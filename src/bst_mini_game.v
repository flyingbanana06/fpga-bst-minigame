==> flow/design.v <==
module bst_core (
    input  [7:0]  in0, in1, in2, in3, in4, in5, in6,  
    input  [2:0]  index,            
    input         valid,            
    output reg [7:0] node_key,      
    output reg    error,            
    output [55:0] all_sorted_keys   
);
    reg [7:0] s [0:6];
    integer i, j;
    reg [7:0] temp;
    always @(*) begin
        s[0]=in0; s[1]=in1; s[2]=in2; s[3]=in3; s[4]=in4; s[5]=in5; s[6]=in6;
        for (i = 6; i > 0; i = i - 1) begin
            for (j = 0; j < i; j = j + 1) begin
                if (s[j] > s[j+1]) begin
                    temp = s[j]; s[j] = s[j+1]; s[j+1] = temp;
                end
            end
        end
    end
    always @(*) begin
        if (valid) begin
            error = 1'b0;
            case(index)
                3'd0: node_key = s[3];  
                3'd1: node_key = s[1];  
                3'd2: node_key = s[5];  
                3'd3: node_key = s[0];  
                3'd4: node_key = s[2];  
                3'd5: node_key = s[4];  
                3'd6: node_key = s[6];  
                default: node_key = 8'd0;
            endcase
        end else begin
            node_key = 8'd0;
            error = 1'b0;
        end
    end
    assign all_sorted_keys = {s[6], s[4], s[2], s[0], s[5], s[1], s[3]};
endmodule
module bst_mini_game (
    input        clk,       
    input  [9:0] sw,        
    input  [1:0] key,       
    output [6:0] HEX0,      
    output [6:0] HEX1,      
    output [7:0] dot_row,   
    output [7:0] dot_col0,  
    output [7:0] dot_col1   
);
    parameter Val1 = 8'd1;
    parameter Val2 = 8'd2;
    parameter Val3 = 8'd3;
    parameter Val4 = 8'd4;
    parameter Val5 = 8'd5;
    parameter Val6 = 8'd6;
    parameter Val7 = 8'd7;
    wire [2:0]  dec_index;
    wire        dec_valid;
    wire [7:0]  bst_node_key;
    wire        bst_error;
    wire [7:0]  game_value;
    wire        game_is_correct;
    wire        user_win, user_lose;
    wire [55:0] keys_bus; 
    wire mode_mini_game = sw[0];
    wire all_sw_off     = (sw[9:1] == 9'b0);
    reg [27:0] mode_timer;
    reg        last_mode;
    wire [1:0] current_mode_num = mode_mini_game ? 2'd2 : 2'd1;
    always @(posedge clk) begin
        last_mode <= sw[0];
        if (sw[0] != last_mode) 
            mode_timer <= 28'd150_000_000; 
        else if (mode_timer > 0)
            mode_timer <= mode_timer - 1'b1;
    end
    wire is_showing_mode = (mode_timer > 0);
    switch_decoder u_dec (
        .sw(sw), 
        .index(dec_index), 
        .valid(dec_valid) 
    );
    bst_core u_bst (
        .in0(Val1), .in1(Val2), .in2(Val3), .in3(Val4), 
        .in4(Val5), .in5(Val6), .in6(Val7), 
        .index(dec_index), 
        .valid(dec_valid), 
        .node_key(bst_node_key), 
        .error(bst_error),
        .all_sorted_keys(keys_bus)
    );
    mini_game_gen u_game (
        .clk(clk), 
        .index(dec_index),
        .valid(dec_valid),         
        .all_keys(keys_bus),
        .node_key(bst_node_key),
        .game_value(game_value), 
        .is_correct(game_is_correct)
    );
    key_judge u_judge (
        .key_same(~key[1]),  
        .key_diff(~key[0]), 
        .is_correct(game_is_correct), 
        .win(user_win), 
        .lose(user_lose)
    );
    reg [7:0] display_value;
    reg       display_error;
    reg       display_none;
    always @(*) begin
        display_value = 8'd0;
        display_error = 1'b0;
        display_none  = 1'b0;
        if (all_sw_off) 
            display_none = 1'b1;
        else if (!dec_valid) 
            display_error = 1'b1;
        else begin
            if (mode_mini_game) 
                display_value = game_value;
            else 
                display_value = bst_node_key;
        end
    end
    hex_driver u_hex (
        .value(display_value), 
        .error(display_error), 
        .none(display_none), 
        .HEX0(HEX0), 
        .HEX1(HEX1)
    );
    dot_matrix_driver u_dot (
        .clk(clk), 
        .mode(mode_mini_game),
        .all_off(all_sw_off),
        .basic_error(display_error), 
        .game_win(user_win),
        .game_lose(user_lose),
        .show_mode_num(is_showing_mode ? current_mode_num : 2'd0),
        .row(dot_row), 
        .col0(dot_col0), 
        .col1(dot_col1)
    );
endmodule
module dot_matrix_driver (
    input clk,                   
    input mode,                  
    input all_off,               
    input basic_error,           
    input game_win,              
    input game_lose,             
    input [1:0] show_mode_num,   
    output reg [7:0] row,        
    output reg [7:0] col0,       
    output reg [7:0] col1        
);
    function automatic [63:0] flip_lr_and_rot_cw;
        input [63:0] in;
        integer r, c;
        reg [63:0] out;
    begin
        out = 64'd0;
        for (r = 0; r < 8; r = r + 1) begin
            for (c = 0; c < 8; c = c + 1) begin
                out[r*8 + c] = in[(7-c)*8 + (7-r)];
            end
        end
        flip_lr_and_rot_cw = out;
    end
    endfunction
    localparam [63:0] PATTERN_1_RAW = {
        8'b00001000,
        8'b00011000,
        8'b00101000,
        8'b00001000,
        8'b00001000,
        8'b00001000,
        8'b00111110,
        8'b00000000
    };
    localparam [63:0] PATTERN_2_RAW = {
        8'b00111100, 
		  8'b01000010, 
		  8'b00000010, 
		  8'b00011100,
        8'b00100000, 
		  8'b01000000, 
		  8'b01111110, 
		  8'b00000000
    };
    localparam [63:0] PATTERN_X_RAW = {
        8'b10000001, 
		  8'b01000010, 
		  8'b00100100, 
		  8'b00011000,
        8'b00011000, 
		  8'b00100100, 
		  8'b01000010, 
		  8'b10000001
    };
    localparam [63:0] PATTERN_O_RAW = {
        8'b00111100, 
		  8'b01000010, 
		  8'b10000001, 
		  8'b10000001,
        8'b10000001, 
		  8'b10000001, 
		  8'b01000010, 
		  8'b00111100
    };
    localparam [63:0] PATTERN_E_RAW = {
        8'b01111110, 
		  8'b01000000, 
		  8'b01000000, 
		  8'b01111100,
		  8'b01000000, 
		  8'b01000000, 
		  8'b01111110,
		  8'b00000000
    };
    localparam [63:0] PATTERN_CLEAR = 64'd0;
    localparam [63:0] PATTERN_1 = flip_lr_and_rot_cw(PATTERN_1_RAW);
    localparam [63:0] PATTERN_2 = flip_lr_and_rot_cw(PATTERN_2_RAW);
    localparam [63:0] PATTERN_X = flip_lr_and_rot_cw(PATTERN_X_RAW);
    localparam [63:0] PATTERN_O = flip_lr_and_rot_cw(PATTERN_O_RAW);
    localparam [63:0] PATTERN_E = flip_lr_and_rot_cw(PATTERN_E_RAW);
    reg [63:0] current_pattern;
    always @(*) begin
        if (show_mode_num == 2'd1) begin
            current_pattern = PATTERN_1;
        end else if (show_mode_num == 2'd2) begin
            current_pattern = PATTERN_2;
        end else if (!mode) begin
            if (all_off)          current_pattern = PATTERN_CLEAR;
            else if (basic_error) current_pattern = PATTERN_E;
            else                  current_pattern = PATTERN_CLEAR;
        end else begin
            if (all_off)          current_pattern = PATTERN_CLEAR;
            else if (basic_error) current_pattern = PATTERN_E;
            else if (game_win)    current_pattern = PATTERN_O;
            else if (game_lose)   current_pattern = PATTERN_X;
            else                  current_pattern = PATTERN_CLEAR;
        end
    end
    reg [15:0] clk_div;
    reg [2:0]  row_sel;
    always @(posedge clk) begin
        if (clk_div >= 16'd4999) begin
            clk_div <= 0;
            row_sel <= row_sel + 1;
        end else begin
            clk_div <= clk_div + 1;
        end
    end
    always @(*) begin
        row = 8'b11111111;
        row[row_sel] = 1'b0;
        case (row_sel)
            3'd0: begin col0 = current_pattern[63:56]; col1 = current_pattern[63:56]; end
            3'd1: begin col0 = current_pattern[55:48]; col1 = current_pattern[55:48]; end
            3'd2: begin col0 = current_pattern[47:40]; col1 = current_pattern[47:40]; end
            3'd3: begin col0 = current_pattern[39:32]; col1 = current_pattern[39:32]; end
            3'd4: begin col0 = current_pattern[31:24]; col1 = current_pattern[31:24]; end
            3'd5: begin col0 = current_pattern[23:16]; col1 = current_pattern[23:16]; end
            3'd6: begin col0 = current_pattern[15:8];  col1 = current_pattern[15:8];  end
            3'd7: begin col0 = current_pattern[7:0];   col1 = current_pattern[7:0];   end
            default: begin col0 = 8'h00; col1 = 8'h00; end
        endcase
    end
endmodule
module hex_driver ( 
    input  [7:0] value,   
    input        error,   
    input        none,    
    output reg [6:0] HEX0, 
    output reg [6:0] HEX1  
);
    localparam SEG_0    = 7'b1000000;
    localparam SEG_1    = 7'b1111001;
    localparam SEG_2    = 7'b0100100;
    localparam SEG_3    = 7'b0110000;
    localparam SEG_4    = 7'b0011001;
    localparam SEG_5    = 7'b0010010;
    localparam SEG_6    = 7'b0000010;
    localparam SEG_7    = 7'b1111000;
    localparam SEG_8    = 7'b0000000;
    localparam SEG_9    = 7'b0010000;
    localparam SEG_E    = 7'b0000110; 
    localparam SEG_LINE = 7'b1110111;  
    reg [3:0] tens, ones;
    always @(*) begin
        tens = value / 10;
        ones = value % 10;
    end
    function [6:0] decode_digit(input [3:0] digit);
        case (digit)
            4'd0: decode_digit = SEG_0;
            4'd1: decode_digit = SEG_1;
            4'd2: decode_digit = SEG_2;
            4'd3: decode_digit = SEG_3;
            4'd4: decode_digit = SEG_4;
            4'd5: decode_digit = SEG_5;
            4'd6: decode_digit = SEG_6;
            4'd7: decode_digit = SEG_7;
            4'd8: decode_digit = SEG_8;
            4'd9: decode_digit = SEG_9;
            default: decode_digit = SEG_0;
        endcase
    endfunction
    always @(*) begin
        if (none) begin
            HEX0 = SEG_LINE;
            HEX1 = SEG_LINE;
        end else if (error) begin
            HEX0 = SEG_E;
            HEX1 = SEG_E;
        end else begin
            HEX0 = decode_digit(ones);
            HEX1 = decode_digit(tens);
        end
    end
endmodule
module key_judge (
    input      key_same,    
    input      key_diff,    
    input      is_correct,  
    output reg win,         
    output reg lose         
);
    always @(*) begin
        win  = 1'b0;
        lose = 1'b0;
        if (key_same && key_diff) begin
            win  = 1'b0;
            lose = 1'b1;
        end 
        else if (key_same) begin
            if (is_correct) begin
                win  = 1'b1;  
                lose = 1'b0;
            end else begin
                win  = 1'b0;  
                lose = 1'b1;
            end
        end 
        else if (key_diff) begin
            if (!is_correct) begin
                win  = 1'b1;  
                lose = 1'b0;
            end else begin
                win  = 1'b0;  
                lose = 1'b1;
            end
        end
    end
endmodule
module mini_game_gen (
    input            clk,          
    input      [2:0] index,        
    input            valid,        
    input      [55:0] all_keys,     
    input      [7:0]  node_key,     
    output     [7:0]  game_value,   
    output            is_correct    
);
    wire [7:0] s [0:6];
    assign s[0] = all_keys[7:0];    
    assign s[1] = all_keys[15:8];   
    assign s[2] = all_keys[23:16];  
    assign s[3] = all_keys[31:24];  
    assign s[4] = all_keys[39:32];  
    assign s[5] = all_keys[47:40];  
    assign s[6] = all_keys[55:48];  
    reg [25:0] cnt;                 
    reg [7:0]  reg_game_value;      
    reg        reg_is_correct;      
    reg        last_valid;          
    wire [2:0] next_idx = (index == 3'd6) ? 3'd0 : (index + 3'd1);
    always @(posedge clk) begin
        cnt <= cnt + 1;             
        last_valid <= valid;        
        if (valid && !last_valid) begin
            if (cnt[1] == 1'b0) begin 
                reg_game_value <= node_key;     
                reg_is_correct <= 1'b1;
            end else begin
                reg_game_value <= s[next_idx];  
                reg_is_correct <= 1'b0;
            end
        end
    end
    assign game_value = reg_game_value;
    assign is_correct = reg_is_correct;
endmodule
module switch_decoder ( 
    input  [9:0] sw, 
    output reg [2:0] index, 
    output reg       valid
);
    integer i;
    reg [3:0] count;
    wire [8:0] sw_to_check = sw[9:1];  
    always @(*) begin
        count = 4'd0;
        index = 3'd0;
        valid = 1'b0;
        for (i = 0; i < 9; i = i + 1) begin
            if (sw_to_check[i]) count = count + 1;
        end
        if (count == 4'd1 && sw[9:8] == 2'b00) begin
            valid = 1'b1;
            for(i = 0; i < 7; i = i + 1) begin
                if(sw_to_check[i]) index = i[2:0];
            end
        end else begin
            valid = 1'b0;
        end
    end
endmodule
Tool chain data of bst_mini_game --
The steps from the RTL of bst_mini_game to its reports follow in flow order. Line numbers count from 1 in the design file above. Operators: Yosys type, input widths -> output width; for muxes data width and select width s. The mark - stands for no value.
Set-up: top bst_mini_game, clock clk, library sky130hd, corner tt_025C_1v80

Word-level counts --
Yosys after proc, flatten, opt, wreduce and memory -nomap, before mapping. Print and check cells are not counted. Equal cells are merged and count once. Yosys's memory passes give these memory sizes; they may raise the number of words (mostly to a power of two), join words into wider ones and drop unused or constant bits.
Operators by class: $add $sub $neg 14, divide/modulo/power cells 2, $lt $le $gt $ge 2, equal/unequal tests 23, shifts and indexed selects 2, muxes and demuxes 53, bitwise operators 4, reductions and logical operators 9
Operators with widths (number):
- $mux 64 | 8
- $div 8x4->32 const B | 1
- $mod 8x4->32 const B | 1
- $pmux 8 s8 | 1
- $pmux 8 s7 | 1
- $mux 55 | 1
- $mux 8 | 5
- $add 4x1->4 const B | 8
- $mux 4 | 8
- $eq 3x3->1 const B | 10
- $sub 28x1->28 const B | 1
- $gt 28x1->1 const B | 1
- $mux 7 | 4
- $add 26x1->26 const B | 1
- $pmux 3 s7 | 1
- $eq 3x2->1 const B | 6
- $shift 1x4->8 const A | 2
- $add 16x1->16 const B | 1
- $ge 16x13->1 const B | 1
- $mux 1 | 15
- $mux 3 | 5
- $eq 3x1->1 const B | 3
- $logic_not 3->1 | 3
- $logic_not 9->1 | 1
- $or 8x8->8 | 1
- $not 8->8 | 1
- $mux 2 | 4
- $add 3x1->3 const B | 2
Not listed: further kinds 9, cells in them 12.
Storage and ports: bits in registers 84, ROM bits 224, memories 2, input bits 13, output and inout bits 38, word-level cells 119
Memory list:
- (no name shown) | depth 16, bits a word 7, read ports 1, wr ports 0, RTL line 299 | case (digit)
- (no name shown) | depth 16, bits a word 7, read ports 1, wr ports 0, RTL line 299

Depth --
Depth = most cells in a row (Yosys ltp): at word level without a register or memory, in the mapped netlist without a sequential cell, where the memories' decode and read muxes count.
Depth: depth after elaboration 28, ABC_AREA 0, gate-level depth with buffers 25, depth with buffers taken out 25

Synthesis result --
The flow's flattened synthesis, as Yosys stat reports it; memories are mapped. The netlist is that of the ABC_AREA named above (0 if unset); the other value can give another one. Totals and module areas in this step are rounded.
Cells by type:
- sky130_fd_sc_hd__dfxtp_1 | number 48, area in all 960.922 um^2
- sky130_fd_sc_hd__ha_1 | number 22, area in all 275.264 um^2
- sky130_fd_sc_hd__xnor2_1 | number 27, area in all 236.477 um^2
- sky130_fd_sc_hd__nor2_1 | number 57, area in all 213.955 um^2
- sky130_fd_sc_hd__edfxtp_1 | number 7, area in all 210.202 um^2
- sky130_fd_sc_hd__nand2_1 | number 41, area in all 153.898 um^2
- sky130_fd_sc_hd__xor2_1 | number 15, area in all 131.376 um^2
- sky130_fd_sc_hd__nand3_1 | number 24, area in all 120.115 um^2
- sky130_fd_sc_hd__a21oi_1 | number 22, area in all 110.106 um^2
- sky130_fd_sc_hd__buf_4 | number 13, area in all 97.594 um^2
- sky130_fd_sc_hd__nor3_1 | number 19, area in all 95.091 um^2
- sky130_fd_sc_hd__o21ai_0 | number 19, area in all 95.091 um^2
- sky130_fd_sc_hd__inv_1 | number 22, area in all 82.579 um^2
- sky130_fd_sc_hd__nor4_1 | number 12, area in all 75.072 um^2
- sky130_fd_sc_hd__or3_1 | number 9, area in all 56.304 um^2
- sky130_fd_sc_hd__a31oi_1 | number 7, area in all 43.792 um^2
- sky130_fd_sc_hd__nand4_1 | number 7, area in all 43.792 um^2
- sky130_fd_sc_hd__nor4_4 | number 2, area in all 42.541 um^2
Not listed: further types 45, cells in them 91.
Synthesis totals: cells in the netlist 464, cell area after synthesis 3700 um^2, sequential area 1200 um^2, flip-flops 55, buffers 28
By module: a second synthesis without flattening, with its own total; a netlist apart from the flattened one above.
Unflattened totals: cells (unflattened synthesis) 2097, area total of the unflattened synthesis 15000 um^2
Each row is one instance without its submodules.
By module:
- bst_core | instances 1, cells 1385, area 9400 um^2, sequential area 0.0 um^2
- bst_mini_game | instances 1, cells 196, area 1700 um^2, sequential area 580 um^2
- dot_matrix_driver | instances 1, cells 167, area 1300 um^2, sequential area 410 um^2
- hex_driver | instances 1, cells 163, area 1200 um^2, sequential area 0.0 um^2
- mini_game_gen | instances 1, cells 102, area 990 um^2, sequential area 330 um^2
- switch_decoder | instances 1, cells 80, area 600 um^2, sequential area 0.0 um^2
- key_judge | instances 1, cells 4, area 34 um^2, sequential area 0.0 um^2

Timing after synthesis --
Path of least setup slack by OpenSTA after synthesis, without wires, with an ideal clock, recovery checks aside; 20% of the period is set as input and as output delay. Where synthesis merged equal registers, the netlist keeps one of their names.
Path post-synthesis: path kind input to output, from input sw[1], to output HEX0[3], period 9.58 ns, external input delay 1.916 ns, output delay 1.916 ns, launch time at the first pin 1.916 ns, data arrival time 6.864 ns, data required time 7.664 ns, path slack 0.800 ns, path delay 4.948 ns, stages 25, buffers on the path 0, period reached after synthesis 8.78 ns
"path delay" is the arrival time less input delay plus setup time. At an output port there is no setup time. "stages": output pins that drive a net of the path, with the launching flip-flop's if there is one; two outputs of one cell count as two. "period reached after synthesis" is the clock period less the worst setup slack; recovery checks do not enter. This is arithmetic on one report: input and output delays are still those of the set period (20% each). The rows between start and end are the longest chain of elaborated cells between them; the timing report does not say that the signal goes this way. Where chains are equally long, one stands for them. A line is the first line of the expression or statement that the cell stems from. Yosys adds cells for indexed reads and writes and turns some case tables into memories. A memory read counts as a cell of the chain, while the word-level depth stops at memories.
Between the ends, post-synthesis: path through sky130_fd_sc_hd__inv_1 sky130_fd_sc_hd__ha_1 sky130_fd_sc_hd__xnor2_2 sky130_fd_sc_hd__inv_1 sky130_fd_sc_hd__ha_1 sky130_fd_sc_hd__mux2_2 sky130_fd_sc_hd__ha_1 sky130_fd_sc_hd__and2_1 sky130_fd_sc_hd__a311oi_1 sky130_fd_sc_hd__inv_1 sky130_fd_sc_hd__ha_1 sky130_fd_sc_hd__nor2_1 sky130_fd_sc_hd__a21oi_1 sky130_fd_sc_hd__ha_1 sky130_fd_sc_hd__nand2_1 sky130_fd_sc_hd__xnor3_1 sky130_fd_sc_hd__xnor2_1 sky130_fd_sc_hd__nor4_4 sky130_fd_sc_hd__nand3_2 sky130_fd_sc_hd__nor2b_1 sky130_fd_sc_hd__inv_1 sky130_fd_sc_hd__ha_1 sky130_fd_sc_hd__nor2_1 sky130_fd_sc_hd__a21oi_1 sky130_fd_sc_hd__nor2_1, cells in the longest elaborated chain 30, elaborated cells between the ends (all ways) 41, classes of those cells add/sub: 8; div: 1; eq/ne: 7; mux: 21; reduce/logical: 3; memory: 1
RTL lines, path post-synthesis:
- from (decl) | RTL line 44 | input  [9:0] sw,
- $mux 1 | RTL line 411 | if (sw_to_check[i]) count = count + 1;
- $add 4x1->4 | RTL line 411
- $mux 4 | RTL line 411
- $add 4x1->4 | RTL line 411
- $mux 4 | RTL line 411
- $add 4x1->4 | RTL line 411
- $mux 4 | RTL line 411
- (+16 left out)
- $mux 8 | RTL line 122 | if (mode_mini_game)
- $mux 8 | RTL line 119 | else if (!dec_valid)
- $mux 8 | RTL line 117 | if (all_sw_off)
- $mod 8x4->32 | RTL line 296 | ones = value % 10;
- $mem_v2 16x7 | RTL line 299 | case (digit)
- $mux 7 | RTL line 317 | end else if (error) begin
- $mux 7 | RTL line 314 | if (none) begin
- to (decl) | RTL line 46 | output [6:0] HEX0,
Some nets on the timed path still bear RTL names; the line given drives or declares the net.
Named nets, post-synthesis (RTL line):
- HEX1[1] | 314

Worst path after layout --
From the final timing report of record 2: the path of least setup slack in the routed layout; clock arrival at registers is part of the times.
Path post-layout: path kind input to output, from input sw[2], to output HEX0[4], period 12.1 ns, external input delay 2.42 ns, output delay 2.42 ns, launch time at the first pin 2.42 ns, data arrival time 6.96 ns, data required time 9.68 ns, path slack 2.72 ns, stages 25, buffers on the path 3
The rows between start and end are the longest chain of elaborated cells between them; the timing report does not say that the signal goes this way. Where chains are equally long, one stands for them. A memory read counts as a cell of the chain, while the word-level depth stops at memories.
Between the ends, post-layout: path through sky130_fd_sc_hd__buf_12 sky130_fd_sc_hd__ha_4 sky130_fd_sc_hd__or2_4 sky130_fd_sc_hd__and2_4 sky130_fd_sc_hd__ha_4 sky130_fd_sc_hd__mux2_4 sky130_fd_sc_hd__ha_4 sky130_fd_sc_hd__and2_4 sky130_fd_sc_hd__a311oi_4 sky130_fd_sc_hd__inv_2 sky130_fd_sc_hd__ha_4 sky130_fd_sc_hd__nor2_2 sky130_fd_sc_hd__a21oi_2 sky130_fd_sc_hd__ha_2 sky130_fd_sc_hd__nand2_1 sky130_fd_sc_hd__xnor3_1 sky130_fd_sc_hd__xnor2_2 sky130_fd_sc_hd__nor4_4 sky130_fd_sc_hd__nand3_4 sky130_fd_sc_hd__or2_4 sky130_fd_sc_hd__buf_6 sky130_fd_sc_hd__ha_4 sky130_fd_sc_hd__mux2_4 sky130_fd_sc_hd__o21ai_4 sky130_fd_sc_hd__buf_6, cells in the longest elaborated chain 28, elaborated cells between the ends (all ways) 45, classes of those cells add/sub: 7; div: 1; eq/ne: 7; mux: 26; reduce/logical: 3; memory: 1
RTL lines, path post-layout:
- from (decl) | RTL line 44 | input  [9:0] sw,
- $mux 4 | RTL line 411 | if (sw_to_check[i]) count = count + 1;
- $add 4x1->4 | RTL line 411
- $mux 4 | RTL line 411
- $add 4x1->4 | RTL line 411
- $mux 4 | RTL line 411
- $add 4x1->4 | RTL line 411
- $mux 4 | RTL line 411
- (+14 left out)
- $mux 8 | RTL line 122 | if (mode_mini_game)
- $mux 8 | RTL line 119 | else if (!dec_valid)
- $mux 8 | RTL line 117 | if (all_sw_off)
- $mod 8x4->32 | RTL line 296 | ones = value % 10;
- $mem_v2 16x7 | RTL line 299 | case (digit)
- $mux 7 | RTL line 317 | end else if (error) begin
- $mux 7 | RTL line 314 | if (none) begin
- to (decl) | RTL line 46 | output [6:0] HEX0,

Memo
Re: implementation data of bst_mini_game

Measured data: module bst_mini_game, platform sky130hd, 2 stored runs of the flow under differing settings, order arbitrary. Input and output delays are each 20% of the period that was set; the output load is 0.01 pF.
By "achieved clock period" is meant the clock period of the run minus its worst setup slack. This is arithmetic on one report: input and output delays are still those of the set period (20% each).
By "worst setup path time" is meant the share of the clock period that the worst setup path is allowed (20% is reserved at inputs, 20% at outputs), minus its slack. Clock arrival times at its registers enter into it.
"power" is the tool's figure for a default switching activity; nothing was simulated.
The measured numbers are rounded.
[record 1] settings: period_ns=5.06, CORE_UTILIZATION=72, SETUP_SLACK_MARGIN=0.69, PLACE_DENSITY=0.79, CORE_ASPECT_RATIO=1.0, CORE_MARGIN=4, CELL_PAD_IN_SITES_GLOBAL_PLACEMENT=2, CELL_PAD_IN_SITES_DETAIL_PLACEMENT=1, TNS_END_PERCENT=5, CTS_CLUSTER_SIZE=31, CAP_MARGIN=20, SLEW_MARGIN=20
[record 1] result: did not finish, placement stopped with GPL-0301
[record 2] settings: period_ns=12.1, CORE_UTILIZATION=37, SETUP_SLACK_MARGIN=3.53, PLACE_DENSITY_LB_ADDON=0.2, CORE_ASPECT_RATIO=0.94, GPL_ROUTABILITY_DRIVEN=0, SLEW_MARGIN=30, CAP_MARGIN=20, CORE_MARGIN=2
[record 2] result: chip area after synthesis (Yosys) 3700 um^2, die area 11000 um^2, standard-cell area of the final layout 4900 um^2, utilization 0.5, worst setup slack after layout 2.7 ns, total negative slack 0.000 ns, worst hold slack 0.41 ns, power 0.67 mW, achieved clock period 9.377 ns, worst setup path time 4.54 ns, worst setup path kind input to output
